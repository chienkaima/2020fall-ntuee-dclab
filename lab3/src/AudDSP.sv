==> flow/design.v <==
module AudDSP(
	input i_rst_n,
	input i_clk,
	input i_start,
	input i_pause,
	input i_stop,
	input [2:0] i_speed,  
	input i_fast,
	input i_slow_0,  
	input i_slow_1,  
    input i_reverse,
	input i_daclrck,
	input [15:0] i_sram_data,
    input [19:0] i_stop_addr,
	output[15:0] o_dac_data,
	output[19:0] o_sram_addr
);
    localparam S_IDLE = 0;
    localparam S_PLAY = 1;
    localparam S_PAUSE = 2;
    logic [1:0]  state_r, state_w;
    logic signed [15:0] o_dac_data_r, o_dac_data_w;
    logic signed [15:0] prev_data_r, prev_data_w;
    logic [19:0] o_sram_addr_r, o_sram_addr_w;
    logic [3:0]  counter_r, counter_w;
    logic [3:0]  ratio;
    logic        prev_daclrck_r, prev_daclrck_w;
    assign o_dac_data = (i_daclrck == 0) ? o_dac_data_w : 16'bZ;
    assign o_sram_addr = o_sram_addr_w;
    always_comb begin
        prev_daclrck_w = i_daclrck;
        case(state_r)
            S_IDLE: begin
                if(i_start) begin
                    state_w = S_PLAY;
                    o_dac_data_w = i_sram_data;
                    o_sram_addr_w = (i_reverse)? i_stop_addr : o_sram_addr_r;
                    prev_data_w = 16'd0;
                    counter_w = 4'd0;
                end
                else begin
                    state_w = S_IDLE;
                    o_dac_data_w = 16'bZ;
                    o_sram_addr_w = 20'd0;
                    prev_data_w = 16'b0;
                    counter_w = 4'd0;
                end
            end
            S_PLAY: begin
                if((i_stop || (o_sram_addr_r >= i_stop_addr)) && i_slow_1) begin
                    state_w = S_IDLE;
                    o_dac_data_w = prev_data_r;
                    o_sram_addr_w = 20'd0;
                    prev_data_w = 16'b0;
                    counter_w = 4'd0;
                end
                else if(i_stop || ((o_sram_addr_r >= i_stop_addr) && (~i_reverse)) || ((o_sram_addr_r == 20'd0) && (i_reverse))) begin
                    state_w = S_IDLE;
                    o_dac_data_w = 16'bZ;
                    o_sram_addr_w = 20'd0;
                    prev_data_w = 16'b0;
                    counter_w = 4'd0;
                end
                else if(i_pause) begin
                    state_w = S_PAUSE;
                    o_dac_data_w = 16'bZ;
                    o_sram_addr_w = o_sram_addr_r;
                    prev_data_w = prev_data_r;
                    counter_w = counter_r;
                end
                else begin
                    state_w = S_PLAY;
                    if(i_fast) begin
                        o_dac_data_w = i_sram_data;
                        o_sram_addr_w = (prev_daclrck_r && ~i_daclrck)? (o_sram_addr_r + i_speed + 20'd1) : o_sram_addr_r;
                        prev_data_w = 16'b0;
                        counter_w = 4'd0;
                    end
                    else if(i_slow_0) begin
                        o_dac_data_w = i_sram_data;
                        prev_data_w = 16'b0;
                        if(counter_r > i_speed) begin
                            o_sram_addr_w = (prev_daclrck_r && ~i_daclrck)? o_sram_addr_r + 20'd1 : o_sram_addr_r;
                            counter_w = (prev_daclrck_r && ~i_daclrck)? 4'd1 : counter_r;
                        end
                        else begin
                            o_sram_addr_w = o_sram_addr_r;
                            counter_w = (prev_daclrck_r && ~i_daclrck)? (counter_r + 4'd1) : counter_r;
                        end
                    end
                    else if(i_slow_1) begin
                        o_dac_data_w = (counter_r == 4'd4) ? (prev_data_r * (1 + $signed(i_speed) - $signed(0)) + $signed(i_sram_data) * $signed(0)) / (1 + $signed(i_speed)) :
                                                             (prev_data_r * (1 + $signed(i_speed) - $signed(counter_r)) + $signed(i_sram_data) * $signed(counter_r)) / (1 + $signed(i_speed));
                        if(counter_r > i_speed) begin
                            prev_data_w = (~prev_daclrck_r && i_daclrck)? $signed(i_sram_data) : prev_data_r;
                            o_sram_addr_w = (prev_daclrck_r && ~i_daclrck)? o_sram_addr_r + 20'd1 : o_sram_addr_r;
                            counter_w = (prev_daclrck_r && ~i_daclrck)? 4'd1 : counter_r;
                        end
                        else begin
                            o_sram_addr_w = o_sram_addr_r;
                            prev_data_w = prev_data_r;
                            counter_w = (prev_daclrck_r && ~i_daclrck)? (counter_r + 4'd1) : counter_r;
                        end
                    end
                    else if(i_reverse) begin
                        o_dac_data_w = i_sram_data;
                        o_sram_addr_w = (prev_daclrck_r && ~i_daclrck)? (o_sram_addr_r - 20'd1) : o_sram_addr_r;
                        prev_data_w = 16'b0;
                        counter_w = 4'd0;
                    end
                    else begin
                        o_dac_data_w = i_sram_data;
                        o_sram_addr_w = (prev_daclrck_r && ~i_daclrck)? (o_sram_addr_r + 20'd1) : o_sram_addr_r;
                        prev_data_w = 16'b0;
                        counter_w = 4'd0;
                    end
                end
            end
            S_PAUSE: begin
                if(i_start) begin
                    state_w = S_PLAY;
                    o_dac_data_w = 16'bZ;
                    o_sram_addr_w = o_sram_addr_r;
                    prev_data_w = prev_data_r;
                    counter_w = counter_r;
                end
                else if(i_stop) begin
                    state_w = S_IDLE;
                    o_dac_data_w = 16'bZ;
                    o_sram_addr_w = 20'd0;
                    prev_data_w = 16'b0;
                    counter_w = 4'd0;
                end
                else begin
                    state_w = S_PAUSE;
                    o_dac_data_w = 16'bZ;
                    o_sram_addr_w = o_sram_addr_r;
                    prev_data_w = prev_data_r;
                    counter_w = counter_r;
                end
            end
            default: begin
                state_w = state_r;
                o_dac_data_w = 16'bZ;
                o_sram_addr_w = o_sram_addr_r;
                prev_data_w = prev_data_r;
                counter_w = counter_r;
            end
        endcase
    end
    always_ff@(posedge i_clk or negedge i_rst_n) begin
        if(~i_rst_n) begin
            state_r         <= S_IDLE;
            o_dac_data_r    <= 16'bZ;
            o_sram_addr_r   <= 20'd0;
            prev_data_r     <= 16'b0;
            counter_r       <= 4'd0;
            prev_daclrck_r  <= 1'b0;
        end
        else begin
            state_r         <= state_w;
            o_dac_data_r    <= o_dac_data_w;
            o_sram_addr_r   <= o_sram_addr_w;
            prev_data_r     <= prev_data_w;
            counter_r       <= counter_w;
            prev_daclrck_r  <= prev_daclrck_w;
        end
    end
endmodule
Reports on AudDSP:

Tool output for the design above, in the order of the flow.
Line numbers count from 1 in the design file above.
Operators carry their Yosys type and port widths (W data, S select, Z words).
Library cell names are shortened.
A cell with n/a has no value.

* top: AudDSP
* clock: i_clk
* standard-cell library: sky130hd
* library corner: tt_025C_1v80

After elaboration:

Source: Yosys, flattened and elaborated, memories not mapped. Widths are those after wreduce. Registers that Yosys merges into a memory's read port (data or address) are not register bits. Print and check cells do not count. Equal cells are merged and count once.

* word-level cells: 100
* bits in registers: 43
* output and inout bits: 36

* multiply operators: 3
* equal/unequal tests: 8
* mux-type cells: 56
* $add $sub $neg: 8
* div/mod/pow operators: 2
* reductions and logical operators: 13
* magnitude comparators: 2
* bitwise gates (word level): 3

Operators with widths (number)
* $div A32 B32 Y32: 2
* $mul A16 B32 Y32: 1
* $mux W16: 19
* $mux W20: 15
* $mul A16 B4 Y20: 2
* $pmux W20 S3: 1
* $pmux W16 S3: 1
* $mux W4: 11
* $add A20 B1 Y20 const B: 2
* $add A32 B20 Y32: 1
* $pmux W16 S2: 1
* $sub A20 B1 Y20 const B: 1
* $ge A20 B20 Y1: 1
* $add A20 B3 Y20: 1
* $logic_not A20 Y1: 1
* $ne A7 B7 Y1 const B: 2
* $pmux W4 S3: 1
* $mux W2: 5
* $reduce_and A6 Y1: 1
* $pmux W2 S3: 1
* $logic_and A1 B1 Y1: 5
* $sub A4 B4 Y5: 1
* $ne A2 B2 Y1 const B: 2
* $add A2 B3 Y4 const A: 1
* $add A4 B1 Y4 const B: 1
* $gt A4 B3 Y1: 1
* $eq A4 B3 Y1 const B: 1
* $ne A4 B4 Y1 const B: 1

Not listed: further kinds 8, cells in them 12.

Depth:

Longest topological path by Yosys (ltp), each cell counted once; first at word level (registers and memories cut), then after technology mapping (sequential cells cut; the memories' decode and read muxes count).

* depth in word-level cells: 14
* ABC_AREA: 0
* mapped depth: 397
* depth with buffers taken out: 364

After synthesis:

Yosys stat after the flow's synthesis: flattened, memories mapped to cells. It holds for the ABC_AREA given above (unset counts as 0); a run with the other value may have another netlist.
Totals and module areas in this step are rounded.

Cell types
* ha_1: number 655, total area 8195.36 µm²
* fa_1: number 157, total area 3.14E+03 µm²
* nand2_1: number 650, total area 2439.84 µm²
* a21oi_1: number 388, total area 1.94E+03 µm²
* xnor2_1: number 214, total area 1.87E+03 µm²
* nor2_1: number 489, total area 1835.51 µm²
* o21ai_0: number 354, total area 1.77E+03 µm²
* a21o_1: number 214, total area 1.61E+03 µm²
* inv_1: number 347, total area 1.3E+03 µm²
* o21a_1: number 171, total area 1.28E+03 µm²
* xor2_1: number 127, total area 1.11E+03 µm²
* dfrtp_1: number 43, total area 1.08E+03 µm²
* nor3_1: number 213, total area 1.07E+03 µm²
* mux2_2: number 71, total area 799.517 µm²
* nand3_1: number 135, total area 675.648 µm²
* clkbuf_1: number 167, total area 626.851 µm²
* nand2b_1: number 96, total area 600.576 µm²
* nor2b_1: number 93, total area 581.808 µm²

Other cell types: 91; their cells: 1116.

* flip-flop cells: 44
* cell area after synthesis: 40300 µm²
* buffer cells: 191
* mapped cells: 5700
* area of sequential cells: 1100 µm²

Timing after synthesis:

Path of least setup slack by OpenSTA after synthesis, without wires, with an ideal clock, recovery checks aside; 20% of the period is set as input and as output delay. Where synthesis merged equal registers, the netlist keeps one of their names.

* path type: input to output
* start: input port i_speed[0]
* end: output port o_dac_data[10]
* required time: 104.000 ns
* delay of the path: 76.470 ns
* time at the first pin: 26.000 ns
* setup slack: 1.530 ns
* arrival time: 102.470 ns
* clock period: 130.0 ns
* external output delay: 26.000 ns
* stages: 373
* synthesis period reached: 128.47 ns

"delay of the path" = arrival - input delay + setup time.
A path that ends at an output port has no setup time.
"stages" counts driving pins, that of a launching flip-flop among them; a cell with two outputs on the path counts twice.
"synthesis period reached" is the clock period less the worst setup slack; recovery checks do not enter. This is arithmetic on one report: input and output delays are still those of the set period (20% each).
The rows between start and end are the longest chain of elaborated cells between them; the timing report does not say that the signal goes this way. Where chains are equally long, one stands for them.
A line is the first line of the expression or statement that the cell stems from. Yosys adds cells for indexed reads and writes and turns some case tables into memories.

* path through: ha_1 > clkbuf_1 > buf_1 > inv_1 > fa_1 > nor2b_1 > nor3_1 > mux2i_1 > nor2_1 > fa_1 > inv_1 > fa_1 > inv_1 > fa_1 > fa_1 > fa_1 > inv_1 > fa_1 > [... 337 more ...] > a21o_1 > a21o_1 > a21o_1 > a21o_1 > a21o_1 > a21oi_1 > nor2b_1 > o21ai_0 > a21o_1 > a31oi_1 > a21oi_1 > o21ai_0 > inv_1 > ha_1 > nand3_1 > o31ai_1 > xnor2_1 > a21oi_1
* length of the longest elaborated chain: 14
* elaborated cells between the ends (all ways): 16
* classes of those cells: add/sub: 3; mul: 2; div: 2; mux: 9

RTL lines, path post-synthesis
* start, declared: line 7 `input [2:0] i_speed,`
* $add A2 B3 Y4: line 93 `(prev_data_r * (1 + $signed(i_speed) - $signed(counter_r)) + $signed(i_sram_data) * $signed(counter_r)) / (1 + ...`
* $sub A4 B4 Y5: line 93
* $mul A16 B32 Y32: line 93
* $add A32 B20 Y32: line 93
* $div A32 B32 Y32: line 93
* $mux W16: line 92 `o_dac_data_w = (counter_r == 4'd4) ? (prev_data_r * (1 + $signed(i_speed) - $signed(0)) + $signed(i_sram_data) ...`
* $mux W16: line 91 `else if(i_slow_1) begin`
* $mux W16: line 79 `else if(i_slow_0) begin`
* $mux W16: line 73 `if(i_fast) begin`
* $mux W16: line 64 `else if(i_pause) begin`
* $mux W16: line 57 `else if(i_stop || ((o_sram_addr_r >= i_stop_addr) && (~i_reverse)) || ((o_sram_addr_r == 20'd0) && (i_reverse) ...`
* $mux W16: line 50 `if((i_stop || (o_sram_addr_r >= i_stop_addr)) && i_slow_1) begin`
* $pmux W16 S2: line 32 `case(state_r)`
* $mux W16: line 28 `assign o_dac_data = (i_daclrck == 0) ? o_dac_data_w : 16'bZ;`
* end, declared: line 15 `output[15:0] o_dac_data,`

Timing after layout:

Path of least setup slack in the final report of run A (OpenROAD, finished layout, wires in). Where an end is a register, its clock arrival counts in the times.

* path type: input to output
* start: input port i_speed[0]
* end: output port o_dac_data[10]
* stages: 365
* external output delay: 18.20 ns
* time at the first pin: 18.20 ns
* setup slack: -17.21 ns
* required time: 72.80 ns
* clock period: 91.0 ns
* arrival time: 90.01 ns

The rows between start and end are the longest chain of elaborated cells between them; the timing report does not say that the signal goes this way. Where chains are equally long, one stands for them.

* path through: buf_8 > ha_4 > inv_2 > fa_2 > buf_4 > xnor2_4 > buf_12 > buf_4 > buf_4 > nand2_1 > fa_1 > inv_1 > fa_1 > fa_1 > fa_1 > ha_1 > ha_1 > a21oi_2 > [... 329 more ...] > a21o_1 > a21o_1 > a21o_1 > a21oi_2 > nor2b_1 > o21ai_1 > a21o_1 > a31oi_2 > a21oi_2 > o21ai_2 > inv_2 > ha_4 > buf_6 > nand3_4 > o31ai_4 > xnor2_4 > a21oi_2 > buf_2
* length of the longest elaborated chain: 14
* elaborated cells between the ends (all ways): 16
* classes of those cells: add/sub: 3; mul: 2; div: 2; mux: 9

RTL lines, path after layout
* start, declared: line 7 `input [2:0] i_speed,`
* $add A2 B3 Y4: line 93 `(prev_data_r * (1 + $signed(i_speed) - $signed(counter_r)) + $signed(i_sram_data) * $signed(counter_r)) / (1 + ...`
* $sub A4 B4 Y5: line 93
* $mul A16 B32 Y32: line 93
* $add A32 B20 Y32: line 93
* $div A32 B32 Y32: line 93
* $mux W16: line 92 `o_dac_data_w = (counter_r == 4'd4) ? (prev_data_r * (1 + $signed(i_speed) - $signed(0)) + $signed(i_sram_data) ...`
* $mux W16: line 91 `else if(i_slow_1) begin`
* $mux W16: line 79 `else if(i_slow_0) begin`
* $mux W16: line 73 `if(i_fast) begin`
* $mux W16: line 64 `else if(i_pause) begin`
* $mux W16: line 57 `else if(i_stop || ((o_sram_addr_r >= i_stop_addr) && (~i_reverse)) || ((o_sram_addr_r == 20'd0) && (i_reverse) ...`
* $mux W16: line 50 `if((i_stop || (o_sram_addr_r >= i_stop_addr)) && i_slow_1) begin`
* $pmux W16 S2: line 32 `case(state_r)`
* $mux W16: line 28 `assign o_dac_data = (i_daclrck == 0) ? o_dac_data_w : 16'bZ;`
* end, declared: line 15 `output[15:0] o_dac_data,`

Appendix: measured runs

Flow measurements of AudDSP on sky130hd: 2 stored runs with different settings, listed in no order. Input and output delays are each 20% of the period that was set; the output load is 0.01 pF.
"reached clock period": clock period set for the run, less the worst setup slack. It is reckoned from that one timing run; input and output delays stay at 20% of the period that was set.
Results are given in rounded form.

### Run A

Settings: `period_ns=91.0`, `CORE_UTILIZATION=52`, `SETUP_SLACK_MARGIN=0.14`, `HOLD_SLACK_MARGIN=0.3`, `CORE_ASPECT_RATIO=0.71`, `CORE_MARGIN=8`, `CTS_CLUSTER_DIAMETER=83`, `MIN_ROUTING_LAYER=met1`, `MAX_ROUTING_LAYER=met4`, `CAP_MARGIN=20`, `SLEW_MARGIN=20`

- Chip area in the Yosys report: 40300 µm²
- Total die area: 86800 µm²
- Utilization after routing: 87.3 %
- Worst setup slack after layout: -17.2 ns
- Setup TNS: -272 ns
- Reached clock period: 108.211 ns

### Run B

Settings: `period_ns=141.0`, `CORE_UTILIZATION=31`, `SETUP_SLACK_MARGIN=-0.21`, `PLACE_DENSITY=0.57`, `CELL_PAD_IN_SITES_GLOBAL_PLACEMENT=0`, `CAP_MARGIN=40`, `MAX_ROUTING_LAYER=met4`, `CORE_MARGIN=2`, `SLEW_MARGIN=20`

- Chip area in the Yosys report: 40300 µm²
- Total die area: 133000 µm²
- Utilization after routing: 35.5 %
- Worst setup slack after layout: 4.86 ns
- Setup TNS: 0.000 ns
- Reached clock period: 136.144 ns
